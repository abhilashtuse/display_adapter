==> flow/design.v <==
`timescale 1fs/1fs
module Addr1_counter(Addr1, clk, ResetAddr1, IncAddr1,);
  input clk, ResetAddr1, IncAddr1 ;
  wire clk, ResetAddr1, IncAddr1 ;
  output [19:0] Addr1;
  reg [19:0] Addr1;
  initial
  begin
    Addr1 = 0;
  end
  always @(posedge clk)
  begin
    if(ResetAddr1 == 1) begin
      Addr1 <= 0;
    end
    else begin
      Addr1 <= Addr1 + IncAddr1;
    end
  end
endmodule
# Reports on Addr1_counter
# The steps from the RTL of Addr1_counter to its reports follow in flow order.
# Line numbers count from 1 in the design file above.
# Not given: n/a
# design
design	Addr1_counter
clk_port	clk
library	sky130hd
corner	tt_025C_1v80

# Word-level counts
# Source: Yosys, flattened and elaborated, memories not mapped. Widths are those after wreduce; folded enables and synchronous resets count as part of the registers. Registers that Yosys merges into a memory's read port (data or address) are not register bits. Print and check cells do not count. Equal cells are merged and count once.
# op_classes
addsub	1
# ops
op	count
adder 20 x 1 -> 20 bit	1
# word_totals
output_inout_bits	20
reg_bits	20

# Longest topological paths
# Depth = most cells in a row (Yosys ltp): at word level without a register or memory, in the mapped netlist without a sequential cell, where the memories' decode and read muxes count.
# logic_depth
ltp_word	1
abc_area	1
depth_mapped	9
ltp_nobuf	9

# After synthesis
# Source: synth_stat.txt of the flow (Yosys; design flattened, memories mapped). It holds for the ABC_AREA given above (unset counts as 0); a run with the other value may have another netlist.
# synth_totals
sequential_area_um2	400.4
ffs	20
mapped_cells	153
mapped_area_um2	1017.2
# by_type
cell_type	count	area_total_um2
sky130_fd_sc_hd__dfxtp_1	20	400.384
sky130_fd_sc_hd__nand2_1	34	127.622
sky130_fd_sc_hd__nor2_1	34	127.622
sky130_fd_sc_hd__inv_1	21	78.826
sky130_fd_sc_hd__a21oi_1	11	55.053
sky130_fd_sc_hd__o21ai_0	9	45.043
sky130_fd_sc_hd__ha_1	3	37.536
sky130_fd_sc_hd__nand3_1	7	35.034
sky130_fd_sc_hd__nor2_4	3	33.782
sky130_fd_sc_hd__xor2_1	3	26.275
sky130_fd_sc_hd__nand2_2	2	12.512
sky130_fd_sc_hd__buf_2	2	10.01
sky130_fd_sc_hd__o21a_1	1	7.507
sky130_fd_sc_hd__o21bai_1	1	7.507
sky130_fd_sc_hd__and2_0	1	6.256
sky130_fd_sc_hd__nand4_1	1	6.256

# Path before layout
# Path of least setup slack by OpenSTA after synthesis, without wires, with an ideal clock, recovery checks aside; 20% of the period is set as input and as output delay. Where synthesis merged equal registers, the netlist keeps one of their names.
# synth_timing
kind	register to register
startpoint	reg Addr1[0]
endpoint	reg Addr1[18]
arrival_ps	1262
launch_ps	0
path_buffers	0
tclk_ps	1870
setup_ps	115
delay_ps	1377
driving_pins	10
t_required_ps	1755
setup_slack_ps	493
synth_period_reached_ps	1377
# "delay_ps" is the arrival time less input delay plus setup time.
# "driving_pins" counts driving pins, that of a launching flip-flop among them; a cell with two outputs on the path counts twice.
# "synth_period_reached_ps" = period - worst setup slack (recovery checks aside). The figure is calculated, with input and output delays left at 20% of the set period.
# The rows between start and end are the longest chain of elaborated cells between them; the timing report does not say that the signal goes this way. Where chains are equally long, one stands for them.
# A line is the first line of the expression or statement that the cell stems from. Yosys adds cells for indexed reads and writes and turns some case tables into memories.
# synth_between
cell_sequence	sky130_fd_sc_hd__dfxtp_1 > sky130_fd_sc_hd__ha_1 > sky130_fd_sc_hd__ha_1 > sky130_fd_sc_hd__nand2_2 > sky130_fd_sc_hd__nor2_4 > sky130_fd_sc_hd__nand2_2 > sky130_fd_sc_hd__nor2_1 > sky130_fd_sc_hd__nand3_1 > sky130_fd_sc_hd__nand2_1 > sky130_fd_sc_hd__nor2_1
elab_chain_len	1
cone_cells	1
lines_between	1
classes_between	add/sub (1)
# synth_lines
element	line	source
from (decl)	5	output [19:0] Addr1;
from (assign)	14	Addr1 <= 0;
from (assign)	17	Addr1 <= Addr1 + IncAddr1;
adder 20 x 1 -> 20 bit	17
to (assign)	14
to (assign)	17
to (decl)	5

# Worst path after layout
# From the final timing report of flow run 1: the path of least setup slack in the routed layout; clock arrival at registers is part of the times.
# The path's times are printed in steps of 10 ps; the period is the one set.
# layout_timing
kind	register to register
startpoint	reg Addr1[0]
endpoint	reg Addr1[18]
tclk_ps	1430
driving_pins	10
t_required_ps	1600
setup_ps	100
path_buffers	0
setup_slack_ps	80
launch_ps	260
arrival_ps	1520
# The rows between start and end are the longest chain of elaborated cells between them; the timing report does not say that the signal goes this way. Where chains are equally long, one stands for them.
# layout_between
cell_sequence	sky130_fd_sc_hd__dfxtp_2 > sky130_fd_sc_hd__ha_4 > sky130_fd_sc_hd__ha_4 > sky130_fd_sc_hd__nand2_4 > sky130_fd_sc_hd__nor2_4 > sky130_fd_sc_hd__nand2_4 > sky130_fd_sc_hd__nor2_4 > sky130_fd_sc_hd__nand3_2 > sky130_fd_sc_hd__nand2_1 > sky130_fd_sc_hd__nor2_1
elab_chain_len	1
cone_cells	1
lines_between	1
classes_between	add/sub (1)
# layout_lines
element	line	source
from (decl)	5	output [19:0] Addr1;
from (assign)	14	Addr1 <= 0;
from (assign)	17	Addr1 <= Addr1 + IncAddr1;
adder 20 x 1 -> 20 bit	17
to (assign)	14
to (assign)	17
to (decl)	5

# Record of 2 stored runs of the RTL-to-layout flow on Addr1_counter, platform sky130hd. The runs are unordered. Constraints: input delay and output delay 20% of the set period each, output load 0.01 pF.
# "timing.achieved_period_ps": clock period set for the run, less the worst setup slack. It is reckoned from that one timing run; input and output delays stay at 20% of the period that was set.
# By "worst_path_ps" is meant the share of the clock period that the worst setup path is allowed (20% is reserved at inputs, 20% at outputs), minus its slack. Clock arrival times at its registers enter into it.
# "power.total_mw" rests on the timing tool's default activity at the inputs, not on a simulated workload.
# "worst_path_ps" is given in steps of 10 ps.
# Settings: -- = not set for that run.
# A result given as -- is not shown for that run.
run name	period_ns	CORE_UTILIZATION	PLACE_DENSITY_LB_ADDON	CORE_ASPECT_RATIO	CORE_MARGIN	CELL_PAD_IN_SITES_GLOBAL_PLACEMENT	CELL_PAD_IN_SITES_DETAIL_PLACEMENT	ABC_AREA	GPL_TIMING_DRIVEN	MIN_ROUTING_LAYER	MAX_ROUTING_LAYER	CAP_MARGIN	SLEW_MARGIN	GPL_ROUTABILITY_DRIVEN	worst_path_ps	worst_setup_path_type	worstSetupSlack_ps	timing.setup.tns_ps	timing.achieved_period_ps	final_stdcell_area_um2	design.die.area_um2	power.total_mw	synth_area_um2	ws_hold_ps	layout_utilization_pct
flow run 1	1.43	26	0.13	0.7	8	2	1	1	0	met1	met4	20	20	--	1350	register to register	76	0	1354	1425.1	6201.6	1.202	1017.2	330	37.2
flow run 2	1.04	70	0.15	--	6	2	0	--	--	--	--	35	20	0	--	--	--	--	--	--	--	--	--	--	--
# Flow run 2: did not finish, placement stopped with FLW-0024

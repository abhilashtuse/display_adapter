==> flow/design.v <==
`timescale 1fs/1fs
module line_counter(LineOut, clk, ResetLine, IncLine,);
  input clk, ResetLine, IncLine ;
  wire clk, ResetLine, IncLine ;
  output [9:0] LineOut;
  reg [9:0] LineOut = 0;
  initial
  begin
    LineOut = 0;
  end
  always @(posedge clk )
  begin
    if(ResetLine == 1) begin
      LineOut <= 0;
    end
    else begin
      LineOut <= LineOut + IncLine;
    end
  end
endmodule
### Reports on line_counter

What the tools print for line_counter, step after step.
Line numbers count from 1 in the design file above.
Operators carry their Yosys type and port widths (W data, S select, Z words).
Library cell names are shortened.
Not given: --

* design top: line_counter
* clock: clk
* standard-cell library: sky130hd
* corner: tt_025C_1v80

### Elaborated design

Source: Yosys, flattened and elaborated, memories not mapped. Widths are those after wreduce; folded enables and synchronous resets count as part of the registers. Registers that Yosys merges into a memory's read port (data or address) are not register bits. Print and check cells do not count. Equal cells are merged and count once.

* $add $sub $neg: 1

Operator list (count)
* $add A10 B1 Y10: 1

* register bits: 10
* input port bits: 3

### Logic depth

Depth = most cells in a row (Yosys ltp): at word level without a register or memory, in the mapped netlist without a sequential cell, where the memories' decode and read muxes count.

* depth in word-level cells: 1
* ABC_AREA: 0
* depth in mapped cells: 5
* mapped depth without buffers: 5

### Mapped cells and area

The flow's flattened synthesis, as Yosys stat reports it; memories are mapped. The netlist is that of the ABC_AREA named above (0 if unset); the other value can give another one.
Totals and module areas in this step are rounded.

* standard cells after synthesis: 46
* chip area (Yosys): 432 um^2
* sequential area: 200 um^2
* mapped flip-flops: 10
* buffers: 1

Cell types
* dfxtp_1: count 10, total area 200.192 um^2
* ha_1: count 2, total area 25.024 um^2
* nor2b_1: count 4, total area 25.024 um^2
* mux2_2: count 2, total area 22.522 um^2
* nor2_1: count 5, total area 18.768 um^2
* xnor2_1: count 2, total area 17.517 um^2
* a21oi_1: count 3, total area 15.014 um^2
* nand3_1: count 3, total area 15.014 um^2
* nand4_2: count 1, total area 12.512 um^2
* or3_1: count 2, total area 12.512 um^2
* o21ai_0: count 2, total area 10.01 um^2
* xor2_1: count 1, total area 8.758 um^2
* o31ai_1: count 1, total area 7.507 um^2
* or4_1: count 1, total area 7.507 um^2
* and3_1: count 1, total area 6.256 um^2
* nand4_1: count 1, total area 6.256 um^2
* nor4_1: count 1, total area 6.256 um^2
* clkbuf_1: count 1, total area 3.754 um^2

Other cell types: 3; their cells: 3.

### Timing after synthesis

Source: OpenSTA report_checks on the synthesized netlist (no wires, ideal clock, input and output delay 20% of the period each), path of least setup slack; recovery checks are left aside. Register names are those of the netlist, which keeps one name where synthesis merged equal registers.

* path kind: input port to flip-flop
* start: input port IncLine
* end: register LineOut[6]
* period: 2280 ps
* library setup time: 121 ps
* arrival: 1484 ps
* required time: 2159 ps
* slack: 676 ps
* path delay: 1149 ps
* driving pins on the path: 5
* path buffers: 0
* synthesis period reached: 1604 ps

"path delay" is the arrival time less input delay plus setup time.
"driving pins on the path" counts driving pins, that of a launching flip-flop among them; a cell with two outputs on the path counts twice.
"synthesis period reached" is the clock period less the worst setup slack; recovery checks do not enter. This is arithmetic on one report: input and output delays are still those of the set period (20% each).
The rows between start and end are the longest chain of elaborated cells between them; the timing report does not say that the signal goes this way. Where chains are equally long, one stands for them.
Each line given opens the expression or statement behind the cell; cells for indexed reads and writes are added by Yosys, which also makes memories of some case tables.

* path through: ha_1 -> ha_1 -> and3_1 -> nand3_1 -> mux2_2
* length of the longest elaborated chain: 1
* elaborated cells on any way between the ends: 1
* source lines of those cells: 1
* classes of those cells: 1 x add/sub

Ends and longest elaborated chain, post-synthesis
* start: declaration: RTL line 3 `input clk, ResetLine, IncLine ;`
* $add A10 B1 Y10: RTL line 17 `LineOut <= LineOut + IncLine;`
* end: assignment: RTL line 14 `LineOut <= 0;`
* end: assignment: RTL line 17
* end: declaration: RTL line 5 `output [9:0] LineOut;`

### Path in the finished layout

Path of least setup slack in the final report of flow run 1 (OpenROAD, finished layout, wires in). Where an end is a register, its clock arrival counts in the times.
The path's times are printed in steps of 10 ps; the period is the one set.

* path kind: flip-flop to flip-flop
* start: register LineOut[0]
* end: register LineOut[7]
* period: 1230 ps
* library setup time: 70 ps
* arrival: 1510 ps
* required time: 1430 ps
* slack: -80 ps
* driving pins on the path: 5
* path buffers: 0

The rows between start and end are the longest chain of elaborated cells between them; the timing report does not say that the signal goes this way. Where chains are equally long, one stands for them.

* path through: dfxtp_4 -> ha_4 -> nand4_2 -> or4_1 -> a21oi_1
* length of the longest elaborated chain: 1
* elaborated cells on any way between the ends: 1
* source lines of those cells: 1
* classes of those cells: 1 x add/sub

Ends and longest elaborated chain, after layout
* start: declaration: RTL line 5 `output [9:0] LineOut;`
* start: assignment: RTL line 14 `LineOut <= 0;`
* start: assignment: RTL line 17 `LineOut <= LineOut + IncLine;`
* $add A10 B1 Y10: RTL line 17
* end: assignment: RTL line 14
* end: assignment: RTL line 17
* end: declaration: RTL line 5

Subject: line_counter on sky130hd, stored results

Hello all,

Below are 2 stored runs of the flow (Yosys, OpenROAD; platform sky130hd) on line_counter, each with its settings and what was measured, unordered. Constraints: input delay and output delay 20% of the set period each, output load 0.01 pF.
By "reached clock period" is meant the clock period of the run minus its worst setup slack. This is arithmetic on one report: input and output delays are still those of the set period (20% each).
"critical setup path time" is the time allowed to the run's worst setup path (the clock period less input and output delay, where it has them) less its slack. Clock arrival times count: a late capture clock shortens it, a late launch clock lengthens it.
"total power of the final layout" is the tool's figure for a default switching activity; nothing was simulated.
"critical setup path time" is given in steps of 10 ps.
Values from the reports are rounded here.

### Flow run 1

==> flow/run.sh <==
#!/bin/bash
# the make line also repeats the synthesis and layout settings of config.mk as NAME=value (left out here)
make -C /OpenROAD-flow-scripts/flow DESIGN_CONFIG=/design/flow/config.mk WORK_HOME=/design/flow/orfs CLKGATE_MAP_FILE= finish
==> flow/config.mk <==
export PLATFORM = sky130hd
export DESIGN_NAME = line_counter
export DESIGN_NICKNAME = line_counter
export VERILOG_FILES = /design/flow/design.v
export SDC_FILE = /design/flow/constraint.sdc
export NUM_CORES = 4
export LEC_CHECK = 0
export CAP_MARGIN = 5
export CELL_PAD_IN_SITES_DETAIL_PLACEMENT = 1
export CORE_MARGIN = 2
export CORE_UTILIZATION = 21
export GPL_ROUTABILITY_DRIVEN = 0
export MIN_ROUTING_LAYER = met2
export PLACE_DENSITY = 0.55
export SETUP_SLACK_MARGIN = 0.15
export SLEW_MARGIN = 20
export TNS_END_PERCENT = 5
==> flow/constraint.sdc <==
create_clock -name core_clock -period 1.23 [get_ports {clk}]
set_input_delay 0.2460 -clock core_clock [delete_from_list [all_inputs] [get_ports {clk}]]
set_output_delay 0.2460 -clock core_clock [all_outputs]
set_load 0.01 [all_outputs]

Results of flow run 1:
- Reached clock period: 1307 ps
- Setup TNS: -250 ps
- Final worst hold slack: 496 ps
- Worst setup slack after layout: -77 ps
- Utilization in the final report: 38.0%
- Total power of the final layout: 0.000698 W
- Cell area after synthesis: 432 um^2
- Critical setup path time: 1310 ps
- Worst path kind: flip-flop to flip-flop
- Die footprint: 2430 um^2
- Standard-cell area after routing: 737 um^2

### Flow run 2

==> flow/run.sh <==
#!/bin/bash
# the make line also repeats the synthesis and layout settings of config.mk as NAME=value (left out here)
make -C /OpenROAD-flow-scripts/flow DESIGN_CONFIG=/design/flow/config.mk WORK_HOME=/design/flow/orfs CLKGATE_MAP_FILE= finish
==> flow/config.mk <==
export PLATFORM = sky130hd
export DESIGN_NAME = line_counter
export DESIGN_NICKNAME = line_counter
export VERILOG_FILES = /design/flow/design.v
export SDC_FILE = /design/flow/constraint.sdc
export NUM_CORES = 4
export LEC_CHECK = 0
export ABC_AREA = 1
export CAP_MARGIN = 20
export CELL_PAD_IN_SITES_DETAIL_PLACEMENT = 1
export CELL_PAD_IN_SITES_GLOBAL_PLACEMENT = 3
export CORE_ASPECT_RATIO = 0.82
export CORE_MARGIN = 10
export CORE_UTILIZATION = 23
export CTS_CLUSTER_DIAMETER = 399
export CTS_CLUSTER_SIZE = 40
export PLACE_DENSITY = 0.6
export SLEW_MARGIN = 20
==> flow/constraint.sdc <==
create_clock -name core_clock -period 2.13 [get_ports {clk}]
set_input_delay 0.4260 -clock core_clock [delete_from_list [all_inputs] [get_ports {clk}]]
set_output_delay 0.4260 -clock core_clock [all_outputs]
set_load 0.01 [all_outputs]

Results of flow run 2:
- Critical setup path time: 1320 ps
- Worst path kind: flip-flop to output port
- Utilization in the final report: 34.1%
- Worst setup slack after layout: 388 ps
- Standard-cell area after routing: 621 um^2
- Reached clock period: 1742 ps
- Final worst hold slack: 507 ps
- Setup TNS: 0 ps
- Die footprint: 4030 um^2
- Cell area after synthesis: 434 um^2
- Total power of the final layout: 0.000396 W

Thanks

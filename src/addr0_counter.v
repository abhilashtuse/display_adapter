==> flow/design.v <==
`timescale 1fs/1fs
module Addr0_counter(Addr0, clk, ResetAddr0, IncAddr0,);
  input clk, ResetAddr0, IncAddr0;
  wire clk, ResetAddr0, IncAddr0;
  output [19:0] Addr0;
  reg [19:0] Addr0 = 0;
  initial
  begin
    Addr0 = 0;
  end
  always @(posedge clk)
  begin
    if(ResetAddr0 == 1) begin
      Addr0 <= 0;
    end
    else begin
      Addr0 <= Addr0 + IncAddr0;
    end
  end
endmodule
### Step by step through the tools: Addr0_counter

The steps from the RTL of Addr0_counter to its reports follow in flow order.
Lines are those of the file above, counted from 1.
Library cell names are shortened.
The mark - stands for no value.

| inputs | value |
|---|---|
| top module | Addr0_counter |
| clock | clk |
| standard-cell library | sky130hd |
| timing corner | tt_025C_1v80 |

### Elaborated design

Source: Yosys, flattened and elaborated, memories not mapped. Widths are those after wreduce; folded enables and synchronous resets count as part of the registers. Registers that Yosys merges into a memory's read port (data or address) are not register bits. Print and check cells do not count. Equal cells are merged and count once.

| word-level totals | value |
|---|---|
| word-level cells | 2 |
| input bits | 3 |
| register bits after elaboration | 20 |

| cells by class | value |
|---|---|
| add/sub/neg operators | 1 |

Operators with widths:

| operator | count |
|---|---|
| adder 20 x 1 -> 20 bit | 1 |

### Logic depth

Yosys ltp: most cells in a row. Word level: on the elaborated netlist, between registers, memories and ports. Mapped: between sequential cells and ports; inverters and the memories' decode and read muxes count.

| logic depth | value |
|---|---|
| word-level depth | 1 |
| ABC_AREA | 0 |
| depth in mapped cells | 6 |
| mapped depth without buffers | 6 |

### Netlist

The flow's flattened synthesis, as Yosys stat reports it; memories are mapped. The netlist is that of the ABC_AREA named above (0 if unset); the other value can give another one.
The area totals of this step are shown rounded.

Cells by type:

| type | count | area in all (sq um) |
|---|---|---|
| dfxtp_1 | 20 | 400.384 |
| xor2_1 | 9 | 78.826 |
| nor2_1 | 11 | 41.29 |
| ha_1 | 3 | 37.536 |
| a21oi_1 | 7 | 35.034 |
| nand4_1 | 5 | 31.28 |
| nand3_1 | 6 | 30.029 |
| o21ai_0 | 6 | 30.029 |
| or3_2 | 4 | 30.029 |
| and4_4 | 2 | 22.522 |
| nand4_4 | 1 | 21.27 |
| and4_1 | 2 | 17.517 |
| xnor2_1 | 2 | 17.517 |
| nand2_1 | 4 | 15.014 |
| and2_1 | 2 | 12.512 |
| nor2b_1 | 2 | 12.512 |
| or3_1 | 2 | 12.512 |
| clkbuf_1 | 2 | 7.507 |

Not listed: further types 3, cells in them 4.

| mapped netlist | value |
|---|---|
| cells in the netlist | 94 |
| buffer cells | 2 |
| flip-flops | 20 |
| mapped area | 875.8 sq um |
| area of sequential cells | 400.4 sq um |

### Timing after synthesis

OpenSTA on the mapped netlist: ideal clock, no wires. The path of least setup slack (recovery checks aside). Input and output delay are each 20% of the period. Register names are those of the netlist, which keeps one name where synthesis merged equal registers.

| timing path post-synthesis | value |
|---|---|
| path type | input port to flip-flop |
| start point | input IncAddr0 |
| end point | register Addr0[16] |
| path slack | 0.679 ns |
| clock period | 2.42 ns |
| arrival | 1.670 ns |
| library setup time | 0.071 ns |
| launch time at the first pin | 0.484 ns |
| path delay | 1.257 ns |
| input delay | 0.484 ns |
| stages on the path | 6 |
| period reached after synthesis | 1.741 ns |

"path delay" is the arrival time less input delay plus setup time.
"stages on the path" counts driving pins, that of a launching flip-flop among them; a cell with two outputs on the path counts twice.
"period reached after synthesis" = period - worst setup slack (recovery checks aside). The figure is calculated, with input and output delays left at 20% of the set period.
Between the ends stands the longest chain of elaborated cells between them, by number of cells; it is not shown to be the way that was timed. Of several equally long chains one is given.
Each line given opens the expression or statement behind the cell; cells for indexed reads and writes are added by Yosys, which also makes memories of some case tables.

| on the way, post-synthesis | value |
|---|---|
| cells stage by stage | ha_1 > ha_1 > and4_1 > nand3_1 > or3_1 > a21oi_1 |
| cells in the longest elaborated chain | 1 |
| elaborated cells between the ends (all ways) | 1 |
| those cells by class | add/sub: 1 |

Ends and longest elaborated chain, post-synthesis:

| what | line | source |
|---|---|---|
| start: declaration | 3 | `input clk, ResetAddr0, IncAddr0;` |
| adder 20 x 1 -> 20 bit | 17 | `Addr0 <= Addr0 + IncAddr0;` |
| end: assignment | 14 | `Addr0 <= 0;` |
| end: assignment | 17 |  |
| end: declaration | 5 | `output [19:0] Addr0;` |

### Path in the finished layout

From the final timing report of flow run A: the path of least setup slack in the routed layout; clock arrival at registers is part of the times.

| timing path after layout | value |
|---|---|
| path type | input port to flip-flop |
| start point | input IncAddr0 |
| end point | register Addr0[16] |
| path slack | 0.58 ns |
| library setup time | 0.08 ns |
| arrival | 2.45 ns |
| stages on the path | 7 |
| input delay | 0.57 ns |
| launch time at the first pin | 0.57 ns |
| clock period | 2.86 ns |

Between the ends stands the longest chain of elaborated cells between them, by number of cells; it is not shown to be the way that was timed. Of several equally long chains one is given.

| on the way, after layout | value |
|---|---|
| cells stage by stage | clkdlybuf4s50_1 > ha_1 > ha_1 > and4_1 > nand3_1 > or3_1 > a21oi_1 |
| cells in the longest elaborated chain | 1 |
| elaborated cells between the ends (all ways) | 1 |
| those cells by class | add/sub: 1 |

Ends and longest elaborated chain, after layout:

| what | line | source |
|---|---|---|
| start: declaration | 3 | `input clk, ResetAddr0, IncAddr0;` |
| adder 20 x 1 -> 20 bit | 17 | `Addr0 <= Addr0 + IncAddr0;` |
| end: assignment | 14 | `Addr0 <= 0;` |
| end: assignment | 17 |  |
| end: declaration | 5 | `output [19:0] Addr0;` |

==> results <==
Measured data: module Addr0_counter, platform sky130hd, 2 stored runs of the flow under differing settings, order arbitrary. Input and output delays are each 20% of the period that was set; the output load is 0.01 pF.
"clock period achieved" means the clock period less the worst setup slack. The figure is calculated, with input and output delays left at 20% of the set period.
"time used up by the worst setup path": the worst setup path's part of the clock period (all of it between registers, 20% less for each end at a port) less its slack. A launch clock that arrives late makes it longer, a capture clock that arrives late makes it shorter.
By "total power after layout" is meant OpenSTA's value without simulated activity: inputs other than the clock are taken to toggle once in ten clock periods, and the tool carries that through the logic.
Results are given in rounded form.
A setting shown as - is not set for that run.

| run name | period_ns | CORE_UTILIZATION | SETUP_SLACK_MARGIN | PLACE_DENSITY_LB_ADDON | CORE_ASPECT_RATIO | CELL_PAD_IN_SITES_DETAIL_PLACEMENT | TNS_END_PERCENT | ABC_AREA | GPL_ROUTABILITY_DRIVEN | CTS_CLUSTER_SIZE | CAP_MARGIN | CORE_MARGIN | SLEW_MARGIN | CELL_PAD_IN_SITES_GLOBAL_PLACEMENT | MAX_ROUTING_LAYER | mapped cell area after synthesis (sq um) | full die area (sq um) | standard-cell area after layout (sq um) | final design utilization (%) | worst setup slack after layout (ns) | summed negative setup slack (ns) | worst hold slack in the final report (ns) | total power after layout (µW) | clock period achieved (ns) | time used up by the worst setup path (ns) | type of the worst setup path |
|---|---|---|---|---|---|---|---|---|---|---|---|---|---|---|---|---|---|---|---|---|---|---|---|---|---|---|
| flow run A | 2.86 | 27 | -0.28 | 0.02 | 1.36 | 2 | 5 | 0 | 0 | 29 | 20 | 2 | 20 | - | - | 875.8 | 3721 | 1179 | 37.4 | 0.581 | 0.000 | 0.509 | 491.9 | 2.279 | 1.71 | input port to flip-flop |
| flow run B | 1.27 | 27 | 0.23 | 0.24 | - | - | - | - | 0 | - | 20 | 2 | 20 | 2 | met5 | 875.8 | 3716 | 1739 | 56.5 | -0.289 | -2.422 | 0.516 | 1051 | 1.559 | 1.56 | flip-flop to flip-flop |
